==> flow/design.v <==
module clkDividerN(
  input clk, rst,
  input [7:0] N,
  output clkOut
);
  reg pos_signal, neg_signal;
  reg [7:0] cnt;
  always @(posedge clk or negedge rst) begin
    if (!rst) cnt <= 0;
    else begin
      if (cnt == N - 1) cnt <= 0;
      else cnt <= cnt + 1;
    end
  end
  always @(posedge clk or negedge rst) begin
    if (!rst) pos_signal <= 0;
    else begin
      if (cnt == (N-1)>>1) pos_signal <= 1'b1;
      else if (cnt == N-1) pos_signal <= 1'b0;
    end
  end
  always @(negedge clk or negedge rst) begin
    if (!rst) neg_signal <= 0;
    else if (N[0]) neg_signal <= pos_signal;
  end
  assign clkOut = pos_signal | neg_signal;
endmodule
# == Reports on clkDividerN ==
# What the tools print for clkDividerN, step after step.
# Lines are those of the file above, counted from 1.
# Operators: Yosys type, input widths -> output width; for muxes data width and select width s.
# Library cell names are shortened.
# A cell with -- has no value.
# design
top_module,clkDividerN
clock,clk
library,sky130hd
corner,tt_025C_1v80

# == Elaborated design ==
# Counts by Yosys on the flattened word-level netlist (proc, flatten, opt, wreduce; memories kept). Register bits leave out memories and registers merged into their read ports (data or address). Print and check cells are left out. Cells with the same type and inputs are merged into one.
# bits
ff_bits,10
in_bits,10
out_inout_bits,1
word_cells,12
# classes
n_addsub,2
equal,2
n_mux,3
n_logic,1
reduce_and_logical,1
# ops
operator,n
$eq 8x32->1,1
$eq 8x31->1,1
$sub 8x1->9 const B,1
$add 8x1->8 const B,1
$mux 8,1
$reduce_bool 2->1,1
$mux 1,2
$or 1x1->1,1

# == Depth ==
# Depth = most cells in a row (Yosys ltp): at word level without a register or memory, in the mapped netlist without a sequential cell, where the memories' decode and read muxes count.
# depth
ltp_word,4
ABC_AREA,0
mapped_depth,8

# == Netlist ==
# Yosys stat after the flow's synthesis: flattened, memories mapped to cells. It holds for the ABC_AREA given above (unset counts as 0); a run with the other value may have another netlist.
# Totals and module areas in this step are rounded.
# mapped
cells,91
mapped_area_um2,862
sequential_area_um2,250
ffs,10
n_buf,8
# types
cell_type,n
dfrtp_1,9
xnor2_1,15
xor2_1,8
xnor3_1,2
nand3_1,6
nor2_1,8
a2111oi_4,1
dfrtn_1,1
ha_1,2
nor3_1,5
clkbuf_1,5
o31a_1,2
inv_1,4
or4_1,2
and3_1,2
buf_6,1
mux2_2,1
or4_4,1
# Other cell types: 16; their cells: 16.

FLOW RESULTS
============

Top module clkDividerN; platform sky130hd; tools Yosys and OpenROAD; 2 stored runs in no particular order. Input and output delays are each 20% of the period that was set; the output load is 0.01 pF.
"final_power_w": no workload was simulated; the value follows from the tool's default switching activity.
Results are given in rounded form.

Stored run 1, flow files:
==> flow/run.sh <==
#!/bin/bash
# the make line also repeats the synthesis and layout settings of config.mk as NAME=value (left out here)
make -C /OpenROAD-flow-scripts/flow DESIGN_CONFIG=/design/flow/config.mk WORK_HOME=/design/flow/orfs CLKGATE_MAP_FILE= finish
==> flow/config.mk <==
export PLATFORM = sky130hd
export DESIGN_NAME = clkDividerN
export DESIGN_NICKNAME = clkDividerN
export VERILOG_FILES = /design/flow/design.v
export SDC_FILE = /design/flow/constraint.sdc
export NUM_CORES = 4
export LEC_CHECK = 0
export CAP_MARGIN = 20
export CORE_MARGIN = 2
export CORE_UTILIZATION = 40
export SETUP_SLACK_MARGIN = 0.07
export SLEW_MARGIN = 20
==> flow/constraint.sdc <==
create_clock -name core_clock -period 2.32 [get_ports {clk}]
set_input_delay 0.4640 -clock core_clock [delete_from_list [all_inputs] [get_ports {clk}]]
set_output_delay 0.4640 -clock core_clock [all_outputs]
set_load 0.01 [all_outputs]

==> results of stored run 1, as CSV <==
result,value
synth_area_um2,862
die_area_um2,2540
finalCellArea_um2,1200
finish.utilization_pct,60.1
setup_worst_slack_ps,-245
fin_tns_ps,-245
hold_ws_ps,453
final_power_w,0.00103

Stored run 2, flow files:
==> flow/run.sh <==
#!/bin/bash
# the make line also repeats the synthesis and layout settings of config.mk as NAME=value (left out here)
make -C /OpenROAD-flow-scripts/flow DESIGN_CONFIG=/design/flow/config.mk WORK_HOME=/design/flow/orfs CLKGATE_MAP_FILE= finish
==> flow/config.mk <==
export PLATFORM = sky130hd
export DESIGN_NAME = clkDividerN
export DESIGN_NICKNAME = clkDividerN
export VERILOG_FILES = /design/flow/design.v
export SDC_FILE = /design/flow/constraint.sdc
export NUM_CORES = 4
export LEC_CHECK = 0
export CAP_MARGIN = 0
export CELL_PAD_IN_SITES_DETAIL_PLACEMENT = 0
export CELL_PAD_IN_SITES_GLOBAL_PLACEMENT = 3
export CORE_ASPECT_RATIO = 1.68
export CORE_MARGIN = 5
export CORE_UTILIZATION = 69
export GPL_ROUTABILITY_DRIVEN = 0
export PLACE_DENSITY = 0.83
export SETUP_SLACK_MARGIN = -0.12
export SLEW_MARGIN = 15
==> flow/constraint.sdc <==
create_clock -name core_clock -period 2.15 [get_ports {clk}]
set_input_delay 0.4300 -clock core_clock [delete_from_list [all_inputs] [get_ports {clk}]]
set_output_delay 0.4300 -clock core_clock [all_outputs]
set_load 0.01 [all_outputs]

Stored run 2: unfinished; error PDN-0185 in floorplanning
